==> flow/design.v <==
module brg 
#(
    parameter           COUNTER_WIDTH       = 16
)
(
    input                                   clk,
    input                                   rst,
    input                                   slew,
    input   [COUNTER_WIDTH - 1 : 0]         div,
    output  wire                            ce
);
    reg     [COUNTER_WIDTH - 1 : 0]         div_cnt; 
    wire    [COUNTER_WIDTH - 1 : 0]         sub_div_cnt;
    wire                                    clr;
    assign sub_div_cnt = div_cnt - {{COUNTER_WIDTH - 1{1'b0}}, {1'b1}};
    always @(posedge clk or posedge rst)
        if(rst) 
            div_cnt <= {COUNTER_WIDTH{1'b0}};
        else if (clr) 
            div_cnt <= div;
        else 
            div_cnt <= sub_div_cnt;
    assign clr = (div_cnt     == {COUNTER_WIDTH{1'b0}}) | slew;
    assign ce  = (sub_div_cnt == {1'b0, div[COUNTER_WIDTH - 1 : 1]});
endmodule
-- Step by step through the tools: brg
What the tools print for brg, step after step.
Line numbers count from 1 in the design file above.
Library cell names are shortened.
The mark - stands for no value.
- top: brg
- clock: clk
- cell library: sky130hd
- timing corner: tt_025C_1v80

-- Word-level counts
Yosys after proc, flatten, opt, wreduce and memory -nomap, before mapping. Enables and synchronous resets that opt folds into registers are not counted as muxes. Memory bits, and registers merged into a memory's read port (data or address), are not among the register bits. Print and check cells are not counted. Equal cells are merged and count once.
- register bits at 16
- output and inout bits: 1
- $add $sub $neg: 1
- noted equality and inequality tests: 1
- muxes and demuxes at 1
- noted bitwise gates (word level): 1
- noted reduce/logical cells: 1
- operators with widths (operator ; number):
    16-bit by 1-bit subtractor with 16-bit output (second input constant) ; 1
    16-bit by 15-bit equality test with 1-bit output ; 1
    16-bit logical NOT ; 1
    16-bit two-way mux ; 1
    1-bit OR ; 1

-- Depth
Yosys ltp: most cells in a row. Word level: on the elaborated netlist, between registers, memories and ports. Mapped: between sequential cells and ports; inverters and the memories' decode and read muxes count.
- noted depth in word-level cells: 3
- ABC_AREA: 1
- mapped depth: 14

-- After synthesis
Source: synth_stat.txt of the flow (Yosys; design flattened, memories mapped). It holds for the ABC_AREA given above (unset counts as 0); a run with the other value may have another netlist.
Totals and module areas in this step are rounded.
- cells by type (cell ; number ; area in all (sq um)):
    dfrtp_1 ; 16 ; 400.384
    nand2_1 ; 58 ; 217.709
    nand3_1 ; 27 ; 135.13
    inv_1 ; 31 ; 116.362
    nor2_1 ; 21 ; 78.826
    o21ai_2 ; 7 ; 61.309
    xnor3_1 ; 2 ; 45.043
    xor2_1 ; 5 ; 43.792
    o21ai_1 ; 7 ; 35.034
    nand2_2 ; 5 ; 31.28
    nand2_4 ; 2 ; 22.522
    nor2_8 ; 1 ; 20.019
    nor2_2 ; 3 ; 18.768
    a21oi_4 ; 1 ; 16.266
    buf_8 ; 1 ; 15.014
    o21ai_0 ; 3 ; 15.014
    a31oi_1 ; 2 ; 12.512
    ha_1 ; 1 ; 12.512
Other cell types: 8; their cells: 9.
- mapped cells: 202
- cell area after synthesis: 0.00136 sq mm
- noted area of sequential cells: 0.0004 sq mm
- flip-flop cells: 16

-- Path before layout
Source: OpenSTA report_checks on the synthesized netlist (no wires, ideal clock, input and output delay 20% of the period each), path of least setup slack; recovery checks are left aside. Register names are those of the netlist, which keeps one name where synthesis merged equal registers.
- kind: reg2out
- start point: register div_cnt[0]
- end point: output port ce
- clock period at 2.65 ns
- noted output delay: 0.530 ns
- noted arrival: 1.653 ns
- data required time at 2.120 ns
- slack at 0.467 ns
- delay of the path: 1.653 ns
- stages on the path: 13
- noted buffers on the path: 0
- period reached after synthesis at 2.183 ns
"delay of the path" is the arrival time less input delay plus setup time.
At an output port there is no setup time.
"stages on the path" counts driving pins, that of a launching flip-flop among them; a cell with two outputs on the path counts twice.
"period reached after synthesis" is the clock period less the worst setup slack; recovery checks do not enter. This is arithmetic on one report: input and output delays are still those of the set period (20% each).
The rows between start and end are the longest chain of elaborated cells between them; the timing report does not say that the signal goes this way. Where chains are equally long, one stands for them.
Each line given opens the expression or statement behind the cell; cells for indexed reads and writes are added by Yosys, which also makes memories of some case tables.
A register here has more assigning lines than the two given.
- path through: dfrtp_1 > inv_1 > ha_1 > nand2_1 > nor2_1 > nand3_1 > nand2_1 > nand2_1 > a21oi_1 > nand2_1 > nor2_1 > nand2_1 > nor2_1
- noted length of the longest elaborated chain: 2
- elaborated cells on any way between the ends at 2
- those cells by class: 1 x add/sub; 1 x eq/ne
- ends and longest elaborated chain, after synthesis (item ; RTL line ; source):
    start, declared ; 12 ; reg     [COUNTER_WIDTH - 1 : 0]         div_cnt;
    start, assigned ; 20 ; div_cnt <= div;
    start, assigned ; 22 ; div_cnt <= sub_div_cnt;
    16-bit by 1-bit subtractor with 16-bit output ; 15 ; assign sub_div_cnt = div_cnt - {{COUNTER_WIDTH - 1{1'b0}}, {1'b1}};
    16-bit by 15-bit equality test with 1-bit output ; 24 ; assign ce  = (sub_div_cnt == {1'b0, div[COUNTER_WIDTH - 1 : 1]});
    end, declared ; 10 ; output  wire                            ce

-- Path in the finished layout
Path of least setup slack in the final report of record 1 (OpenROAD, finished layout, wires in). Where an end is a register, its clock arrival counts in the times.
- kind: reg2out
- start point: register div_cnt[3]
- end point: output port ce
- clock period at 2.37 ns
- noted output delay: 0.47 ns
- noted arrival: 2.02 ns
- data required time at 1.90 ns
- slack at -0.12 ns
- stages on the path: 10
- noted buffers on the path: 2
The rows between start and end are the longest chain of elaborated cells between them; the timing report does not say that the signal goes this way. Where chains are equally long, one stands for them.
A register here has more assigning lines than the two given.
- path through: dfrtp_2 > nor2_2 > nand2_1 > nor2_4 > buf_12 > xnor3_1 > nor2_2 > nand4_1 > nor2_1 > buf_2
- noted length of the longest elaborated chain: 2
- elaborated cells on any way between the ends at 2
- those cells by class: 1 x add/sub; 1 x eq/ne
- ends and longest elaborated chain, after layout (item ; RTL line ; source):
    start, declared ; 12 ; reg     [COUNTER_WIDTH - 1 : 0]         div_cnt;
    start, assigned ; 20 ; div_cnt <= div;
    start, assigned ; 22 ; div_cnt <= sub_div_cnt;
    16-bit by 1-bit subtractor with 16-bit output ; 15 ; assign sub_div_cnt = div_cnt - {{COUNTER_WIDTH - 1{1'b0}}, {1'b1}};
    16-bit by 15-bit equality test with 1-bit output ; 24 ; assign ce  = (sub_div_cnt == {1'b0, div[COUNTER_WIDTH - 1 : 1]});
    end, declared ; 10 ; output  wire                            ce

Hand-over note for brg

2 stored runs of brg in the flow (synthesis by Yosys, layout by OpenROAD, sky130hd cells), in arbitrary order. Constraints: input delay and output delay 20% of the set period each, output load 0.01 pF.
By "achieved clock period" is meant the clock period of the run minus its worst setup slack. This is arithmetic on one report: input and output delays are still those of the set period (20% each).
By "time of the worst setup path" is meant the share of the clock period that the worst setup path is allowed (20% is reserved at inputs, 20% at outputs), minus its slack. Clock arrival times at its registers enter into it.
By "power consumption" is meant OpenSTA's value without simulated activity: inputs other than the clock are taken to toggle once in ten clock periods, and the tool carries that through the logic.
Measured values are rounded.

Record 1
Settings were period_ns = 2.37; CORE_UTILIZATION = 41; PLACE_DENSITY_LB_ADDON = 0.26; CORE_MARGIN = 8; ABC_AREA = 1; GPL_ROUTABILITY_DRIVEN = 0; CTS_CLUSTER_DIAMETER = 46; MIN_ROUTING_LAYER = met2; CAP_MARGIN = 20; SLEW_MARGIN = 20
- synthesis area at 0.00136 sq mm
- total die area: 0.00541 sq mm
- noted the std-cell area (final layout): 0.00207 sq mm
- noted the utilization after routing: 63.6%
- smallest setup slack at -0.122 ns
- noted the final setup TNS: -0.122 ns
- power consumption at 0.913 mW
- achieved clock period: 2.492 ns
- time of the worst setup path: 2.02 ns
- type of the worst setup path: reg2out

Record 2
Settings were period_ns = 2.15; CORE_UTILIZATION = 60; PLACE_DENSITY_LB_ADDON = 0.01; CELL_PAD_IN_SITES_GLOBAL_PLACEMENT = 0; CELL_PAD_IN_SITES_DETAIL_PLACEMENT = 2; TNS_END_PERCENT = 50; GPL_TIMING_DRIVEN = 0; GPL_ROUTABILITY_DRIVEN = 0; MAX_ROUTING_LAYER = met4; CAP_MARGIN = 20; CORE_MARGIN = 2; SLEW_MARGIN = 20
- no final report: placement broke off with DPL-0033

End of note.
