==> flow/design.v <==
module dpll
#(
    parameter           USE_FILTER          = 1,
    parameter           FILTER_LENGHT       = 6,
    parameter           ACCUMULATOR_WIDTH   = 16,
    parameter           COUNTER_WIDTH       = 16
)
(
    input                                   rst,
    input                                   clk,
    input                                   slew,
    input   [COUNTER_WIDTH - 1 : 0]         div,
    output                                  ce,
    output                                  clr,
    output  [COUNTER_WIDTH - 1 : 0]         correct_div
);
    reg     [FILTER_LENGHT - 1 : 0]         filter_cnt;
    wire    [FILTER_LENGHT - 1 : 0]         new_filter_cnt;    
    reg     [ACCUMULATOR_WIDTH - 1 : 0]     acc;
    reg     [COUNTER_WIDTH - 1 : 0]         div_cnt;
    wire    [COUNTER_WIDTH - 1 : 0]         sub_div_cnt;
    wire    [FILTER_LENGHT - 1 : 0]         next_filter_cnt_up;
    wire    [FILTER_LENGHT - 1 : 0]         next_filter_cnt_down;
    wire                                    clear_filter;
    wire                                    up_correct;
    wire                                    down_correct;
    generate
    if (USE_FILTER == 1) begin
        assign next_filter_cnt_up   = clear_filter ? {1'b1, {FILTER_LENGHT - 1{1'b0}}} : filter_cnt + { {FILTER_LENGHT - 1{1'b0}}, {1'b1} };
        assign next_filter_cnt_down = clear_filter ? {1'b1, {FILTER_LENGHT - 1{1'b0}}} : filter_cnt - { {FILTER_LENGHT - 1{1'b0}}, {1'b1} };
        assign clear_filter = up_correct | down_correct;
        assign up_correct   = (filter_cnt == {FILTER_LENGHT{1'b1}}) & clr  & ~slew;
        assign down_correct = (filter_cnt == {FILTER_LENGHT{1'b0}}) & slew & ~clr;
        always @(posedge clk or posedge rst)
            if(rst) 
                filter_cnt <= {1'b1, {FILTER_LENGHT - 1{1'b0}}};
            else if (slew & ~clr)  
                filter_cnt <= next_filter_cnt_down;
            else if (clr  & ~slew) 
                filter_cnt <= next_filter_cnt_up;
    end else begin
        assign up_correct   = clr  & ~slew;
        assign down_correct = slew & ~clr;
    end
    endgenerate
    always @(posedge clk or posedge rst)
        if(rst) 
            acc <= {ACCUMULATOR_WIDTH{1'b0}};
        else if (down_correct)
            acc <= acc - {{ACCUMULATOR_WIDTH - 1{1'b0}}, {1'b1}};
        else if (up_correct)    
            acc <= acc + {{ACCUMULATOR_WIDTH - 1{1'b0}}, {1'b1}};
    assign correct_div = div     + acc[ACCUMULATOR_WIDTH - 1 : ACCUMULATOR_WIDTH - COUNTER_WIDTH];
    assign sub_div_cnt = div_cnt - {{COUNTER_WIDTH - 1{1'b0}}, {1'b1}};
    always @(posedge clk or posedge rst)
        if(rst) 
            div_cnt <= {COUNTER_WIDTH{1'b0}};
        else if (clr | slew) 
            div_cnt <= correct_div;
        else 
            div_cnt <= sub_div_cnt;
    assign clr = (div_cnt     == {COUNTER_WIDTH{1'b0}});
    assign ce  = (sub_div_cnt == {1'b0, correct_div[COUNTER_WIDTH - 1 : 1]});
endmodule
Step by step through the tools: dpll
The steps from the RTL of dpll to its reports follow in flow order. Line numbers count from 1 in the design file above. Operators: Yosys type, input widths -> output width; for muxes data width and select width s. Not given: -

Design top: dpll. Clock port: clk. Cell library: sky130hd. Library corner: tt_025C_1v80.

Word level
Counts by Yosys on the flattened word-level netlist (proc, flatten, opt, wreduce; memories kept). Register bits leave out memories and registers merged into their read ports (data or address). Print and check cells are left out. Cells with the same type and inputs are merged into one.

The figure for register bits is 38. Under bits in latches stands 0. Under RAM bits stands 0. Under memory bits (read-only) stands 0. Clocked read ports x word width: 0. The entry for memories kept reads 0. Under output and inout bits stands 18.

Add/subtract/negate cells: 6. The figure for $mul is 0. For divide/modulo/power cells the number is 0. The figure for order comparisons is 0. For equal/unequal tests the number is 2. Under shift operators stands 0. The entry for multiplexer cells reads 7. Bitwise operators: 10. The figure for reduce/logical cells is 4.

Operators with widths (count): $mux 16 (3); $sub 16x1->16 const B (2); $mux 6 (4); $add 16x1->16 const B (1); $eq 16x15->1 (1); $add 16x16->16 (1); $logic_not 16->1 (1); $and 1x1->1 (6); $add 6x1->6 const B (1); $sub 6x1->6 const B (1); $eq 6x6->1 const B (1); $logic_not 6->1 (1); $reduce_bool 2->1 (2); $or 1x1->1 (2); $not 1->1 (2).

Depth
Depth = most cells in a row (Yosys ltp): at word level without a register or memory, in the mapped netlist without a sequential cell, where the memories' decode and read muxes count.

Depth after elaboration: 7. The entry for ABC_AREA reads 0. For depth in mapped cells the number is 15.

Netlist
Yosys stat after the flow's synthesis: flattened, memories mapped to cells. It holds for the ABC_AREA given above (unset counts as 0); a run with the other value may have another netlist.

The entry for cells in the netlist reads 410. The figure for mapped area is 0.0034808 mm². Area of sequential cells: 0.0009522 mm². The entry for flip-flop cells reads 38.

Cells by type: sky130_fd_sc_hd__dfrtp_1 (count 37, area in all 925.888 µm²); sky130_fd_sc_hd__ha_1 (count 35, area in all 437.92 µm²); sky130_fd_sc_hd__xnor2_1 (count 32, area in all 280.269 µm²); sky130_fd_sc_hd__a21oi_1 (count 42, area in all 210.202 µm²); sky130_fd_sc_hd__xor2_1 (count 21, area in all 183.926 µm²); sky130_fd_sc_hd__nor2_1 (count 43, area in all 161.405 µm²); sky130_fd_sc_hd__nand2_1 (count 29, area in all 108.854 µm²); sky130_fd_sc_hd__o21ai_0 (count 19, area in all 95.091 µm²); sky130_fd_sc_hd__inv_1 (count 22, area in all 82.579 µm²); sky130_fd_sc_hd__nand3_1 (count 14, area in all 70.067 µm²); sky130_fd_sc_hd__or3_1 (count 11, area in all 68.816 µm²); sky130_fd_sc_hd__nor3_1 (count 11, area in all 55.053 µm²); sky130_fd_sc_hd__a21o_1 (count 7, area in all 52.55 µm²); sky130_fd_sc_hd__or4_4 (count 4, area in all 45.043 µm²); sky130_fd_sc_hd__xnor3_1 (count 2, area in all 45.043 µm²); sky130_fd_sc_hd__fa_1 (count 2, area in all 40.038 µm²); sky130_fd_sc_hd__mux2i_1 (count 4, area in all 40.038 µm²); sky130_fd_sc_hd__clkbuf_1 (count 10, area in all 37.536 µm²).

Not listed: further types 32, cells in them 65.

Worst setup path after synthesis
OpenSTA on the mapped netlist: ideal clock, no wires. The path of least setup slack (recovery checks aside). Input and output delay are each 20% of the period. Register names are those of the netlist, which keeps one name where synthesis merged equal registers.

Path kind: input -> output. Start: in div[4]. End: out ce. Under clock period stands 7.73 ns. For input delay the number is 1.546 ns. For output delay the number is 1.546 ns. For time at the first pin the number is 1.546 ns. The entry for arrival time reads 3.917 ns. Required time: 6.184 ns. The figure for setup slack is 2.267 ns. The figure for delay of the path is 2.371 ns. Under stages stands 10. Synthesis period reached: 5.463 ns.

"delay of the path" is the arrival time less input delay plus setup time. A path that ends at an output port has no setup time. "stages": output pins that drive a net of the path, with the launching flip-flop's if there is one; two outputs of one cell count as two. "synthesis period reached" = period - worst setup slack (recovery checks aside). The figure is calculated, with input and output delays left at 20% of the set period. The rows between start and end are the longest chain of elaborated cells between them; the timing report does not say that the signal goes this way. Where chains are equally long, one stands for them. Each line given opens the expression or statement behind the cell; cells for indexed reads and writes are added by Yosys, which also makes memories of some case tables.

Cells stage by stage: sky130_fd_sc_hd__ha_1 sky130_fd_sc_hd__clkbuf_1 sky130_fd_sc_hd__nand2_1 sky130_fd_sc_hd__or3_1 sky130_fd_sc_hd__a21oi_1 sky130_fd_sc_hd__xnor3_1 sky130_fd_sc_hd__nor4_1 sky130_fd_sc_hd__nand4_1 sky130_fd_sc_hd__nor4b_1 sky130_fd_sc_hd__and4_1. The figure for cells in the longest elaborated chain is 2. The figure for elaborated cells between the ends (all ways) is 2. For source lines of those cells the number is 2. Those cells by class: 1 x add/sub; 1 x eq/ne.

Ends and longest elaborated chain, post-synthesis: start: declaration (line 12) `input   [COUNTER_WIDTH - 1 : 0]         div,`; $add 16x16->16 (line 53) `assign correct_div = div     + acc[ACCUMULATOR_WIDTH - 1 : ACCUMULATOR_WIDTH - COUNTER_WIDTH];`; $eq 16x15->1 (line 63) `assign ce  = (sub_div_cnt == {1'b0, correct_div[COUNTER_WIDTH - 1 : 1]});`; end: declaration (line 13) `output                                  ce,`.

Worst path after layout
From the final timing report of run 1: the path of least setup slack in the routed layout; clock arrival at registers is part of the times.

Path kind: input -> output. Start: in div[1]. End: out ce. Under clock period stands 5.85 ns. For input delay the number is 1.17 ns. For output delay the number is 1.17 ns. For time at the first pin the number is 1.17 ns. The entry for arrival time reads 4.47 ns. Required time: 4.68 ns. The figure for setup slack is 0.21 ns. Under stages stands 11.

The rows between start and end are the longest chain of elaborated cells between them; the timing report does not say that the signal goes this way. Where chains are equally long, one stands for them.

Cells stage by stage: sky130_fd_sc_hd__clkdlybuf4s50_1 sky130_fd_sc_hd__ha_1 sky130_fd_sc_hd__a211oi_1 sky130_fd_sc_hd__or3_1 sky130_fd_sc_hd__a21oi_2 sky130_fd_sc_hd__xnor3_1 sky130_fd_sc_hd__nor4_2 sky130_fd_sc_hd__nand4_1 sky130_fd_sc_hd__nor4b_2 sky130_fd_sc_hd__and4_1 sky130_fd_sc_hd__clkdlybuf4s50_1. The figure for cells in the longest elaborated chain is 2. The figure for elaborated cells between the ends (all ways) is 2. For source lines of those cells the number is 2. Those cells by class: 1 x add/sub; 1 x eq/ne.

Ends and longest elaborated chain, post-layout: start: declaration (line 12) `input   [COUNTER_WIDTH - 1 : 0]         div,`; $add 16x16->16 (line 53) `assign correct_div = div     + acc[ACCUMULATOR_WIDTH - 1 : ACCUMULATOR_WIDTH - COUNTER_WIDTH];`; $eq 16x15->1 (line 63) `assign ce  = (sub_div_cnt == {1'b0, correct_div[COUNTER_WIDTH - 1 : 1]});`; end: declaration (line 13) `output                                  ce,`.

Subject: flow runs of dpll

Hi,

Top module dpll; platform sky130hd; tools Yosys and OpenROAD; 2 stored runs in no particular order. Input and output delays are each 20% of the period that was set; the output load is 0.01 pF. "period reached": clock period set for the run, less the worst setup slack. It is reckoned from that one timing run; input and output delays stay at 20% of the period that was set. "worst path time" = time allowed to the worst setup path (clock period - input delay - output delay, where it has them) - its slack; a late launch clock adds to it, a late capture clock takes from it. "total power of the final layout" rests on the timing tool's default activity at the inputs, not on a simulated workload.

Files of run 1:
==> flow/run.sh <==
#!/bin/bash
# the make line also repeats the synthesis and layout settings of config.mk as NAME=value (left out here)
make -C /OpenROAD-flow-scripts/flow DESIGN_CONFIG=/design/flow/config.mk WORK_HOME=/design/flow/orfs CLKGATE_MAP_FILE= finish
==> flow/config.mk <==
export PLATFORM = sky130hd
export DESIGN_NAME = dpll
export DESIGN_NICKNAME = dpll
export VERILOG_FILES = /design/flow/design.v
export SDC_FILE = /design/flow/constraint.sdc
export NUM_CORES = 4
export LEC_CHECK = 0
export CAP_MARGIN = 20
export CORE_MARGIN = 2
export CORE_UTILIZATION = 40
export SLEW_MARGIN = 20
==> flow/constraint.sdc <==
create_clock -name core_clock -period 5.85 [get_ports {clk}]
set_input_delay 1.1700 -clock core_clock [delete_from_list [all_inputs] [get_ports {clk}]]
set_output_delay 1.1700 -clock core_clock [all_outputs]
set_load 0.01 [all_outputs]

Results of run 1. The utilization of the finished layout stands at 47.8%. The die footprint stands at 0.0094644 mm². The smallest hold slack is 0.486 ns. The final setup TNS reads 0.000 ns. The worst path time is 3.30 ns. Kind of the worst setup path: input -> output. The period reached stands at 5.638 ns. The standard-cell area after layout comes to 0.0041064 mm². The total power of the final layout comes to 2202 uW. The worst setup slack after layout is 0.212 ns. The chip area after synthesis (Yosys) comes to 0.0034808 mm².

Files of run 2:
==> flow/run.sh <==
#!/bin/bash
# the make line also repeats the synthesis and layout settings of config.mk as NAME=value (left out here)
make -C /OpenROAD-flow-scripts/flow DESIGN_CONFIG=/design/flow/config.mk WORK_HOME=/design/flow/orfs CLKGATE_MAP_FILE= finish
==> flow/config.mk <==
export PLATFORM = sky130hd
export DESIGN_NAME = dpll
export DESIGN_NICKNAME = dpll
export VERILOG_FILES = /design/flow/design.v
export SDC_FILE = /design/flow/constraint.sdc
export NUM_CORES = 4
export LEC_CHECK = 0
export ABC_AREA = 1
export CAP_MARGIN = 20
export CELL_PAD_IN_SITES_DETAIL_PLACEMENT = 1
export CORE_MARGIN = 5
export CORE_UTILIZATION = 64
export GPL_TIMING_DRIVEN = 1
export SETUP_SLACK_MARGIN = 0.33
export SLEW_MARGIN = 20
==> flow/constraint.sdc <==
create_clock -name core_clock -period 3.08 [get_ports {clk}]
set_input_delay 0.6160 -clock core_clock [delete_from_list [all_inputs] [get_ports {clk}]]
set_output_delay 0.6160 -clock core_clock [all_outputs]
set_load 0.01 [all_outputs]

Outcome of run 2: stopped before the end: placement reported DPL-0033.

Regards
